==> flow/design.v <==
`timescale 1ns / 1ps
module EX(
    input [5:0] opcode,
    input [4:0] rd,
    input register_write,
    input branch,
    input [4:0] shamt,
    input [5:0] funct,
    input [25:0] target,
    input [31:0] pc,
    input [31:0] value_1,
    input [31:0] value_2,
    input [31:0] value_3,
    input clk,
    input stall,
    input double_write_back_stall,
    output reg [5:0] opcode_o,
    output reg [4:0] rd_o,
    output reg register_write_o,
    output reg [31:0] result,
    output reg branch_o,
    output reg [31:0] address,
    output stall_o
    );
wire [5:0] op;
assign op = opcode;
wire [31:0] shift_input_2;
assign shift_input_2 = (funct == 0 || funct == 3 || funct == 2) ? {{27{1'b0}}, shamt} : value_1;
wire [31:0] shift_left_logical;
assign shift_left_logical = value_2 << shift_input_2;
wire [31:0] shift_right_logical;
assign shift_right_logical = value_2 >> shift_input_2;
wire [31:0] shift_left_arithmetic;
assign shift_left_arithmetic = value_2 <<< shift_input_2;
wire [31:0] shift_right_arithmetic;
assign shift_right_arithmetic = value_2 >>> shift_input_2;
wire [31:0] arithmetic_input; 
assign arithmetic_input = (op == 0 || op == 4 || op == 5) ? value_2 : value_3;
wire [31:0] add;
assign add = value_1 + arithmetic_input;
wire [31:0] subtract;
assign subtract = value_1 - arithmetic_input;
wire [31:0] and_w;
assign and_w = value_1 & arithmetic_input;
wire [31:0] or_w;
assign or_w = value_1 | arithmetic_input;
wire [31:0] xor_w;
assign xor_w = value_1 ^ arithmetic_input;
wire [31:0] nor_w;
assign nor_w = ~or_w;
wire [31:0] address_w_input;
assign address_w_input = branch == 0 ? value_1 : pc;
wire [31:0] address_w;
assign address_w = address_w_input + value_3;
wire equal;
assign equal = value_1 == arithmetic_input;
wire bigger;
assign bigger = value_1 > arithmetic_input;
wire bigger_signed;
assign bigger_signed = $signed(value_1) > $signed(arithmetic_input);
wire smaller;
assign smaller = (!bigger && !equal);
wire smaller_signed;
assign smaller_signed = (!bigger_signed && !equal);
wire jump;
assign jump = ((op == 4 && equal) ||  
              (op == 1 && (((rd == 1 || rd == 17) && value_1[31] == 0) ||  
              (rd == 0 && (rd == 0 || rd == 16) && value_1[31] == 1))) ||  
              (op == 7 && value_1[31] == 0 && value_1 > 0) ||  
              (op == 6 && (value_1[31] == 1 || value_1 == 0)) ||  
              (op == 5 && !equal) ||  
              (op == 2) ||  
              (op == 3) ||  
              (op == 0 && (funct == 9 || funct == 8))  
              ); 
wire [63:0] mult_div_out;
reg [63:0] mul_result;
wire [31:0] lo = mul_result[31:0];
wire [31:0] hi = mul_result[63:32];
wire mult_div_in_operation;
assign stall_o = mult_div_in_operation;
wire enable = op == 0 && (funct == 26 || funct == 27 || funct == 24 || funct == 25) ? 1 : 0;
wire [1:0] operation = {funct[1],!funct[0]}; 
reg division;
reg last_mult_div_in_operation;
MULT_DIV mult_div(
    .clk (clk),
    .enable (enable),
    .value_1 (value_1),
    .value_2 (value_2),
    .operation (operation),
    .out (mult_div_out),
    .in_operation (mult_div_in_operation)
);
initial begin 
    opcode_o = 0;
    rd_o = 0;
    register_write_o = 0;
    result = 0;
    branch_o = 0;
    address = 0;
    mul_result = 0;
    division = 0;
end
always @ (posedge clk) begin
if(double_write_back_stall == 0) begin
    rd_o <= rd;
    register_write_o <= register_write;
    opcode_o <= opcode;
    last_mult_div_in_operation <= mult_div_in_operation;
    if((op == 0 && (funct == 32 || funct == 33)) || op == 8 || op == 9) begin  
        result <= add;
    end else if ((op == 0 && funct == 36) || op == 12) begin  
        result <= and_w;
    end else if (op == 0 && (funct == 26 || funct == 27)) begin  
        division <= 1;
    end else if (op == 15) begin  
        result <= value_3 << 16;
    end else if (op == 0 && funct == 18) begin  
        result <= lo;
    end else if (op == 0 && funct == 16) begin  
        result <= hi;
    end else if (op == 0 && funct == 17) begin  
        mul_result[63:32] <= value_1;
    end else if (op == 0 && funct == 19) begin  
        mul_result[31:0] <= value_1;
    end else if (op == 0 && (funct == 24 || funct == 25)) begin  
        division <= 0;
    end else if (op == 0 && funct == 39) begin  
        result <= nor_w;
    end else if ((op == 0 && funct == 37) || op == 13) begin  
        result <= or_w;
    end else if (op == 40 || op == 41 || op == 43 || op == 42 || op == 46 || op == 34 || op == 38) begin  
        result <= value_2;
    end else if (op == 0 && (funct == 0 || funct == 4)) begin  
        result <= shift_left_logical;
    end else if ((op == 0 && funct == 42) || op == 10) begin  
        if (smaller_signed) begin
            result <= 1;
        end else begin
            result <= 0;
        end
    end else if (op == 11 || (op == 0 && funct == 43)) begin  
        if (smaller) begin
            result <= 1;
        end else begin
            result <= 0;
        end
    end else if (op == 0 && (funct == 3 || funct == 7)) begin  
        result <= shift_right_arithmetic;
    end else if (op == 0 && (funct == 2 || funct == 6)) begin  
        result <= shift_right_logical;
    end else if (op == 0 && (funct == 34 || funct == 35)) begin  
        result <= subtract;
    end else if ((op == 0 && funct == 38) || op == 14) begin  
        result <= xor_w;
    end else begin
        result <= value_2;
    end
    if (op == 2 || op == 3) begin 
        address <= ({{6{1'b0}}, target} << 2) | {pc[31:28],{28{1'b0}}};  
    end else if (op == 0 && (funct == 9 || funct == 8)) begin  
        address <= value_1;
    end else begin
        address <= address_w;
    end 
    branch_o <= jump;
    if (jump == 1) begin 
        result <= pc + 4;
    end 
end
    if(mult_div_in_operation == 0 && last_mult_div_in_operation == 1) begin
        mul_result <= mult_div_out;
    end
end
endmodule
`timescale 1ns / 1ps
module MULT_DIV(
    input clk,
    input enable,
    input [31:0] value_1,
    input [31:0] value_2,
    input [1:0] operation,   
    output reg [63:0] out,
    output reg in_operation 
    );
reg [1:0] operation_reg;
reg value_1_neg;
reg value_2_neg;
reg [31:0] operand1;
reg [31:0] operand2;
reg running_division;
reg [5:0] counter;
reg [31:0] A;
wire [31:0] A_shifted;
assign A_shifted = (A << 1) | operand1[31];
wire [31:0] A_shifted_m_divisor;
assign A_shifted_m_divisor = A_shifted - operand2;
initial begin
    operation_reg = 0;
    value_1_neg = 0;
    value_2_neg = 0;
    operand1 = 0;
    operand2 = 0;
    running_division = 0;
    counter = 0;
    A = 0;
    out = 0;
    in_operation = 0;
end
wire [31:0] positive1;
assign positive1 = value_1[31] == 0 ? value_1 : (~value_1) + 1;
wire [31:0] positive2;
assign positive2 = value_2[31] == 0 ? value_2 : (~value_2) + 1;
wire [63:0] multiplication;
assign multiplication = operand1 * operand2;
always @ (posedge clk) begin
    if(enable == 1) begin
        operation_reg <= operation;
        in_operation <= 1;
        if(operation == 0 || operation == 2) begin
            operand1 <= value_1;
            operand2 <= value_2;
        end else if (operation == 1 || operation == 3) begin
            operand1 <= positive1;
            operand2 <= positive2;
            value_1_neg <= value_1[31];
            value_2_neg <= value_2[31];
        end
    end else if (in_operation == 1) begin
        if(operation_reg == 0) begin
            out <= multiplication;
            in_operation <= 0;
        end else if (operation_reg == 1) begin
            if(value_1_neg ^ value_2_neg) begin
                out <= ~(multiplication) + 1;
            end else begin
                out <= multiplication;
            end
            in_operation <= 0;
        end else if (running_division == 0 && (operation_reg == 2 || operation_reg == 3)) begin
            A <= 0;
            counter <= 32;
            running_division <= 1;
        end else if (running_division == 1) begin
            if(A_shifted_m_divisor[31] == 1) begin
                operand1 <= operand1 << 1;
                A <= A_shifted;
            end else begin
                operand1 <= (operand1 << 1) | 1;
                A <= A_shifted_m_divisor;
            end
            counter <= counter - 1;
            if(counter == 0) begin
                running_division <= 0;
                in_operation <= 0;
                if((value_1_neg == 0 && value_2_neg == 0) || operation_reg == 2) begin
                    out[63:32] <= A;
                    out[31:0] <= operand1;
                end else if (value_1_neg == 1 && value_2_neg == 0) begin
                    out[63:32] <= (~A) + 1;
                    out[31:0] <= (~operand1) + 1;
                end else if (value_1_neg == 1 && value_2_neg == 1) begin
                    out[31:0] <= operand1;
                    out[63:32] <= (~A) + 1;
                end else if (value_1_neg == 0 && value_2_neg == 1) begin
                    out[31:0] <= (~operand1) + 1;
                    out[63:32] <= A;
                end
            end
        end
    end
end
endmodule
; From RTL to reports: EX
; The steps from the RTL of EX to its reports follow in flow order.
; Line numbers count from 1 in the design file above.
; Operators carry their Yosys type and port widths (W data, S select, Z words).
; Library cell names are shortened.
; A cell with n/a has no value.
[setup]
top_module = EX
clock_port = clk
lib = sky130hd
corner = tt_025C_1v80

; Word-level counts
; Counts by Yosys on the flattened word-level netlist (proc, flatten, opt, wreduce; memories kept). Register bits leave out memories and registers merged into their read ports (data or address). Print and check cells are left out.
[word_totals]
ff_bits = 314
elab_cells = 332
[op_classes]
n_addsub = 11
mul = 1
cmp = 3
equal = 74
n_shift = 3
n_mux = 90
n_logic = 22
reduce_and_logical = 108
[op_table]
columns = cell, count
row1 = $mux W32, 78
row2 = $mul A32 B32 Y64, 1
row3 = $not A32 Y32, 5
row4 = $add A32 B1 Y32 const B, 4
row5 = $eq A6 B6 Y1 const B, 17
row6 = $add A32 B32 Y32, 2
row7 = $sub A32 B32 Y32, 2
row8 = $gt A32 B32 Y1, 2
row9 = $add A64 B1 Y64 const B, 1
row10 = $not A64 Y64, 1
row11 = $eq A6 B4 Y1 const B, 10
row12 = $eq A6 B5 Y1 const B, 8
row13 = $logic_or A1 B1 Y1, 43
row14 = $eq A6 B3 Y1 const B, 7
row15 = $logic_and A1 B1 Y1, 36
row16 = $or A28 B32 Y32, 1
row17 = $gt A32 B1 Y1 const B, 1
row18 = $or A32 B1 Y32, 1
row19 = $add A32 B3 Y32 const B, 1
row20 = $eq A32 B32 Y1, 1
row21 = $and A32 B32 Y32, 1
row22 = $or A32 B32 Y32, 1
row23 = $xor A32 B32 Y32, 1
row24 = $shl A32 B32 Y32, 1
row25 = $shr A32 B32 Y32, 1
row26 = $sshr A32 B32 Y32, 1
row27 = $logic_not A32 Y1, 1
row28 = $eq A6 B2 Y1 const B, 4
; Not listed: further kinds 29, cells in them 79.

; Logic depth
; Depth = most cells in a row (Yosys ltp): at word level without a register or memory, in the mapped netlist without a sequential cell, where the memories' decode and read muxes count.
[depth]
depth_word = 25
abc_area = 0
mapped_depth = 33
depth_no_buf = 30

; Netlist
; The flow's flattened synthesis, as Yosys stat reports it; memories are mapped. The netlist is that of the ABC_AREA named above (0 if unset); the other value can give another one.
; The area totals of this step are shown rounded.
[types]
columns = cell_type, count, area_total_um2
row1 = fa_1, 900, 1.8E+04
row2 = edfxtp_1, 313, 9.4E+03
row3 = ha_1, 434, 5.43E+03
row4 = inv_1, 1038, 3.9E+03
row5 = nand2_1, 1023, 3.84E+03
row6 = and2_1, 493, 3.08E+03
row7 = nor2_1, 570, 2.14E+03
row8 = a21oi_1, 415, 2.08E+03
row9 = xnor2_1, 214, 1.87E+03
row10 = o21ai_0, 338, 1.69E+03
row11 = clkbuf_1, 428, 1.61E+03
row12 = mux2i_1, 119, 1.19E+03
row13 = xor2_1, 110, 963.424
row14 = a21o_1, 78, 585.562
row15 = nand3_1, 105, 525.504
row16 = nor3_1, 101, 505.485
row17 = mux2_2, 44, 495.475
row18 = o211ai_1, 63, 472.954
; Other cell types: 104; their cells: 984.
[synth_totals]
mapped_cells = 7770
synth_area_um2 = 65270
ffs = 314
n_buf = 503
; The figures by module come from a second, unflattened synthesis with its own total; it is not the netlist above.
[unflattened]
cells_unflattened = 7930
area_unflattened_um2 = 66440
; Each row is one instance without its submodules.
[modules]
columns = mod, n_inst, cells, mod_area_um2, mod_seq_area_um2
row1 = MULT_DIV, 1, 5259, 46720, 5155
row2 = EX, 1, 2671, 19710, 4264

; Path before layout
; Source: OpenSTA report_checks on the synthesized netlist (no wires, ideal clock, input and output delay 20% of the period each), path of least setup slack; recovery checks are left aside. Register names are those of the netlist, which keeps one name where synthesis merged equal registers.
[synth_timing]
path_kind = register -> register
from = register mult_div.operand1[17]
to = register mult_div.out[50]
tclk_ns = 11.3
launch_ns = 0.000
t_arrival_ns = 8.185
required_time_ns = 11.040
setup_slack_ns = 2.855
path_delay_ns = 8.445
path_stages = 29
path_buffers = 2
synth_period_reached_ns = 8.445
; "path_delay_ns" is the arrival time less input delay plus setup time.
; "path_stages": output pins that drive a net of the path, with the launching flip-flop's if there is one; two outputs of one cell count as two.
; "synth_period_reached_ns" = period - worst setup slack (recovery checks aside). The figure is calculated, with input and output delays left at 20% of the set period.
; Between the ends stands the longest chain of elaborated cells between them, by number of cells; it is not shown to be the way that was timed. Of several equally long chains one is given.
; Each line given opens the expression or statement behind the cell; cells for indexed reads and writes are added by Yosys, which also makes memories of some case tables.
; A register here has more assigning lines than the two given.
[synth_via]
cell_sequence = edfxtp_1 inv_1 clkbuf_1 nor2_1 fa_1 fa_1 fa_1 inv_1 fa_1 inv_1 fa_1 fa_1 fa_1 fa_1 ha_1 buf_4 a21oi_1 o21ai_1 o32a_1 nor3b_2 o21a_1 or3_4 a2111oi_4 nand2_1 nor3_4 and4_1 a31oi_1 xnor2_1 mux2_2
elab_chain_len = 6
cells_between = 6
[synth_rtl]
columns = element, line_no
row1 = start: declaration, 190  ; reg [31:0] operand1;
row2 = start: assignment, 222  ; operand1 <= value_1;
row3 = start: assignment, 225  ; operand1 <= positive1;
row4 = $mul A32 B32 Y64, 216  ; assign multiplication = operand1 * operand2;
row5 = $not A64 Y64, 236  ; out <= ~(multiplication) + 1;
row6 = $add A64 B1 Y64, 236
row7 = $mux W32, 235  ; if(value_1_neg ^ value_2_neg) begin
row8 = $mux W32, 234  ; end else if (operation_reg == 1) begin
row9 = $mux W32, 231  ; if(operation_reg == 0) begin
row10 = end: assignment, 232  ; out <= multiplication;
row11 = end: assignment, 236
row12 = end: declaration, 184  ; output reg [63:0] out,

; Worst path after layout
; From the final timing report of stored run 2: the path of least setup slack in the routed layout; clock arrival at registers is part of the times.
[layout_timing]
path_kind = register -> register
from = register mult_div.operand1[8]
to = register mult_div.out[61]
tclk_ns = 7.4
launch_ns = 0.60
t_arrival_ns = 9.34
required_time_ns = 7.86
setup_slack_ns = -1.48
path_stages = 30
path_buffers = 4
; Between the ends stands the longest chain of elaborated cells between them, by number of cells; it is not shown to be the way that was timed. Of several equally long chains one is given.
; A register here has more assigning lines than the two given.
[layout_via]
cell_sequence = edfxtp_1 buf_12 buf_4 and2_1 fa_1 inv_1 fa_1 inv_1 fa_1 fa_1 fa_1 fa_1 fa_1 fa_1 ha_4 a21o_1 nand2b_4 o32a_1 nor3b_4 o21a_1 or3_4 a2111oi_4 buf_4 nand4bb_4 nor4b_4 buf_4 and2_4 a41oi_2 xor2_1 o21ai_2
elab_chain_len = 6
cells_between = 6
[layout_rtl]
columns = element, line_no
row1 = start: declaration, 190  ; reg [31:0] operand1;
row2 = start: assignment, 222  ; operand1 <= value_1;
row3 = start: assignment, 225  ; operand1 <= positive1;
row4 = $mul A32 B32 Y64, 216  ; assign multiplication = operand1 * operand2;
row5 = $not A64 Y64, 236  ; out <= ~(multiplication) + 1;
row6 = $add A64 B1 Y64, 236
row7 = $mux W32, 235  ; if(value_1_neg ^ value_2_neg) begin
row8 = $mux W32, 234  ; end else if (operation_reg == 1) begin
row9 = $mux W32, 231  ; if(operation_reg == 0) begin
row10 = end: assignment, 232  ; out <= multiplication;
row11 = end: assignment, 236
row12 = end: declaration, 184  ; output reg [63:0] out,

; Module EX, platform sky130hd: 2 stored runs of the flow (Yosys, OpenROAD) with differing settings, in no particular order. Input and output delays are each 20% of the period that was set; the output load is 0.01 pF.
; "period_less_ws_ns" is the run's clock period less its worst setup slack. It is reckoned from that one timing run; input and output delays stay at 20% of the period that was set.
; By "worst_setup_path_time_ns" is meant the share of the clock period that the worst setup path is allowed (20% is reserved at inputs, 20% at outputs), minus its slack. Clock arrival times at its registers enter into it.
; "totalPower_uw" is the tool's figure for a default switching activity; nothing was simulated.
; The measured numbers are rounded.

[stored run 1: settings]
period_ns = 10.8
CORE_UTILIZATION = 70
SETUP_SLACK_MARGIN = 1.7
CELL_PAD_IN_SITES_GLOBAL_PLACEMENT = 1
GPL_ROUTABILITY_DRIVEN = 1
CTS_CLUSTER_DIAMETER = 50
MAX_ROUTING_LAYER = met4
CAP_MARGIN = 20
CORE_MARGIN = 2
SLEW_MARGIN = 20
[stored run 1: results]
outcome = stopped before the end: placement reported GPL-0301

[stored run 2: settings]
period_ns = 7.4
CORE_UTILIZATION = 27
PLACE_DENSITY_LB_ADDON = 0.02
HOLD_SLACK_MARGIN = 0.0
CELL_PAD_IN_SITES_GLOBAL_PLACEMENT = 1
CELL_PAD_IN_SITES_DETAIL_PLACEMENT = 2
ABC_AREA = 0
GPL_ROUTABILITY_DRIVEN = 1
CTS_CLUSTER_SIZE = 45
CTS_CLUSTER_DIAMETER = 324
SLEW_MARGIN = 35
CAP_MARGIN = 20
CORE_MARGIN = 2
[stored run 2: results]
total_die_area_um2 = 245700
worst_setup_slack_ns = -1.479
worst_setup_path_time_ns = 8.88
critical_path_type = register -> register
final_stdcell_area_um2 = 83130
totalPower_uw = 8130
worst_hold_slack_ns = 0.549
post_synth_area_um2 = 65270
period_less_ws_ns = 8.879
