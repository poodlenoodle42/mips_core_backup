==> flow/design.v <==
module RF(
    input [4:0] rs,
    input [4:0] rt,
    input [4:0] rd,
    input [4:0] rd_wb,
    input [31:0] result,
    input register_write,
    input clk,
    input stall,
    input forwarding_rs,
    input forwarding_rt,
    output reg stall_rs,
    output reg stall_rt,
    output reg [31:0] register_1,
    output reg [31:0] register_2
    );
reg [31:0] register_file [0:31];
reg [2:0] register_locks [0:31];
wire rs_locked;
assign rs_locked = rs == 0 ? 0 : (register_locks[rs] > 0);
wire rt_locked;
assign rt_locked = rt == 0 ? 0 : (register_locks[rt] > 0);
wire stall_w;
assign stall_w = (rt_locked == 1 && forwarding_rt == 0) || (rs_locked == 1 && forwarding_rs == 0);
integer i;
initial begin
    stall_rs = 0;
    stall_rt = 0;
    register_1 = 0;
    register_2 = 0;
    for(i = 0; i<32; i = i+1) begin
        register_file[i] = {32{1'b0}};
        register_locks[i] = {3{1'b0}};
    end
    register_file[29] = 'hfffffff0;
    register_file[30] = 'hfffffff0;
    register_file[31] = 'h80000000;
end
always @(negedge clk) begin
    if(stall == 0) begin
        if(stall_w == 0) begin
            if(rd != rd_wb ) begin
                if(rd != 0 && register_write == 1) begin
                    register_locks[rd] <= register_locks[rd] + 1;
                end
                if(rd_wb != 0) begin
                    register_locks[rd_wb] <= register_locks[rd_wb] - 1;
                end
            end else if (rd == rd_wb && register_write == 0) begin
                register_locks[rd_wb] <= register_locks[rd_wb] - 1;
            end
        end else begin
            register_locks[rd_wb] <= register_locks[rd_wb] - 1;
        end
        register_file[rd_wb] <= result;
        register_1 <= stall_w == 1 || rs == 0 ? 0 : register_file[rs];
        register_2 <= stall_w == 1 || rt == 0 ? 0 : register_file[rt];
        stall_rs <= rs_locked;
        stall_rt <= rt_locked;
    end
end
endmodule
## From RTL to reports: RF

Tool output for the design above, in the order of the flow.
Lines are those of the file above, counted from 1.
Library cell names are shortened.
The mark - stands for no value.

| set-up | value |
|---|---|
| design top | RF |
| clock input | clk |
| library | sky130hd |
| library corner | tt_025C_1v80 |

## After elaboration

Source: Yosys, flattened and elaborated, memories not mapped. Widths are those after wreduce; folded enables and synchronous resets count as part of the registers. Registers that Yosys merges into a memory's read port (data or address) are not register bits. Print and check cells do not count.
Memory sizes are those after Yosys's memory passes, which may raise the word count (mostly to a power of two), join words into wider ones and drop unused or constant bits.

| cells by class | value |
|---|---|
| add/sub/neg operators | 2 |
| order comparisons | 2 |
| eq/ne operators | 2 |
| multiplexer cells | 39 |
| bitwise logic cells | 5 |
| reductions and logical operators | 13 |

Operator list:

| operator | count |
|---|---|
| two-way mux 3 bit | 16 |
| two-way mux 32 bit | 1 |
| two-way mux 5 bit | 5 |
| two-way mux 1 bit | 17 |
| zero test 5 bit | 2 |
| nonzero test 5 bit | 2 |
| greater-than comparator 3 x 1 -> 1 bit (second input constant) | 2 |
| == test 5 bit | 1 |
| != test 5 bit | 1 |
| logical AND 1 bit | 4 |
| logical OR 1 bit | 3 |
| inverter 1 bit | 3 |
| adder 3 x 1 -> 3 bit (second input constant) | 1 |
| subtractor 3 x 1 -> 3 bit (second input constant) | 1 |
| bitwise OR 1 bit | 2 |
| zero test 1 bit | 2 |

| storage and ports | value |
|---|---|
| flip-flop bits (word level) | 2 |
| memory bits (writable) | 1120 |
| clocked read ports x word width | 64 |
| memories kept | 2 |
| input port bits | 57 |
| elaborated cells | 67 |

Memory list:

| name | words | bits a word | read ports | write ports | RTL line | text |
|---|---|---|---|---|---|---|
| register_file | 32 | 32 | 2 | 1 | 17 | `reg [31:0] register_file [0:31];` |
| register_locks | 32 | 3 | 4 | 2 | 18 | `reg [2:0] register_locks [0:31];` |

## Longest topological paths

Longest topological path by Yosys (ltp), each cell counted once; first at word level (registers and memories cut), then after technology mapping (sequential cells cut; the memories' decode and read muxes count).

| logic depth | value |
|---|---|
| depth after elaboration | 8 |
| ABC_AREA | 0 |
| depth in mapped cells | 12 |
| mapped depth without buffers | 9 |

## Netlist

Yosys stat after the flow's synthesis: flattened, memories mapped to cells. It holds for the ABC_AREA given above (unset counts as 0); a run with the other value may have another netlist.
Totals and module areas in this step are rounded.

| synthesis totals | value |
|---|---|
| mapped cells | 2703 |
| chip area (Yosys) | 56300 um2 |
| sequential part of the area | 35600 um2 |
| flip-flops | 1186 |

Cell types:

| type | count |
|---|---|
| edfxtp_1 | 1186 |
| mux4_2 | 693 |
| mux2i_1 | 131 |
| clkbuf_1 | 117 |
| o22ai_1 | 67 |
| nor2_1 | 90 |
| buf_2 | 62 |
| nor2_4 | 25 |
| inv_1 | 45 |
| nor3_1 | 33 |
| nand2_1 | 38 |
| buf_1 | 33 |
| nor4_1 | 18 |
| buf_6 | 9 |
| a21oi_1 | 18 |
| a2111oi_0 | 8 |
| a22oi_1 | 9 |
| a31oi_1 | 9 |

Other cell types: 39; their cells: 112.

Wiki page: RF / flow data

Below are 2 stored runs of the flow (Yosys, OpenROAD; platform sky130hd) on RF, each with its settings and what was measured, unordered. Constraints: input delay and output delay 20% of the set period each, output load 0.01 pF.
Measured values are rounded.

## Run 1

==> flow/run.sh <==
#!/bin/bash
# the make line also repeats the synthesis and layout settings of config.mk as NAME=value (left out here)
make -C /OpenROAD-flow-scripts/flow DESIGN_CONFIG=/design/flow/config.mk WORK_HOME=/design/flow/orfs CLKGATE_MAP_FILE= finish
==> flow/config.mk <==
export PLATFORM = sky130hd
export DESIGN_NAME = RF
export DESIGN_NICKNAME = RF
export VERILOG_FILES = /design/flow/design.v
export SDC_FILE = /design/flow/constraint.sdc
export NUM_CORES = 4
export LEC_CHECK = 0
export CAP_MARGIN = 20
export CORE_MARGIN = 2
export CORE_UTILIZATION = 40
export SETUP_SLACK_MARGIN = 3.51
export SLEW_MARGIN = 20
==> flow/constraint.sdc <==
create_clock -name core_clock -period 11.8 [get_ports {clk}]
set_input_delay 2.3600 -clock core_clock [delete_from_list [all_inputs] [get_ports {clk}]]
set_output_delay 2.3600 -clock core_clock [all_outputs]
set_load 0.01 [all_outputs]

| result of run 1 | value |
|---|---|
| worst hold slack | 1050 ps |
| utilization | 56.1 % |
| total negative setup slack | 0 ps |
| Yosys chip area after synthesis | 56300 um2 |
| overall die area | 144000 um2 |
| setup slack of the critical path | 1520 ps |

## Run 2

==> flow/run.sh <==
#!/bin/bash
# the make line also repeats the synthesis and layout settings of config.mk as NAME=value (left out here)
make -C /OpenROAD-flow-scripts/flow DESIGN_CONFIG=/design/flow/config.mk WORK_HOME=/design/flow/orfs CLKGATE_MAP_FILE= finish
==> flow/config.mk <==
export PLATFORM = sky130hd
export DESIGN_NAME = RF
export DESIGN_NICKNAME = RF
export VERILOG_FILES = /design/flow/design.v
export SDC_FILE = /design/flow/constraint.sdc
export NUM_CORES = 4
export LEC_CHECK = 0
export ABC_AREA = 0
export CAP_MARGIN = 5
export CELL_PAD_IN_SITES_GLOBAL_PLACEMENT = 1
export CORE_ASPECT_RATIO = 1.48
export CORE_MARGIN = 10
export CORE_UTILIZATION = 57
export GPL_TIMING_DRIVEN = 1
export MAX_ROUTING_LAYER = met4
export PLACE_DENSITY_LB_ADDON = 0.05
export SETUP_SLACK_MARGIN = 1.01
export SLEW_MARGIN = 0
export TNS_END_PERCENT = 20
==> flow/constraint.sdc <==
create_clock -name core_clock -period 16.3 [get_ports {clk}]
set_input_delay 3.2600 -clock core_clock [delete_from_list [all_inputs] [get_ports {clk}]]
set_output_delay 3.2600 -clock core_clock [all_outputs]
set_load 0.01 [all_outputs]

| result of run 2 | value |
|---|---|
| worst hold slack | 1010 ps |
| utilization | 68.8 % |
| total negative setup slack | 0 ps |
| Yosys chip area after synthesis | 56300 um2 |
| overall die area | 112000 um2 |
| setup slack of the critical path | 1520 ps |
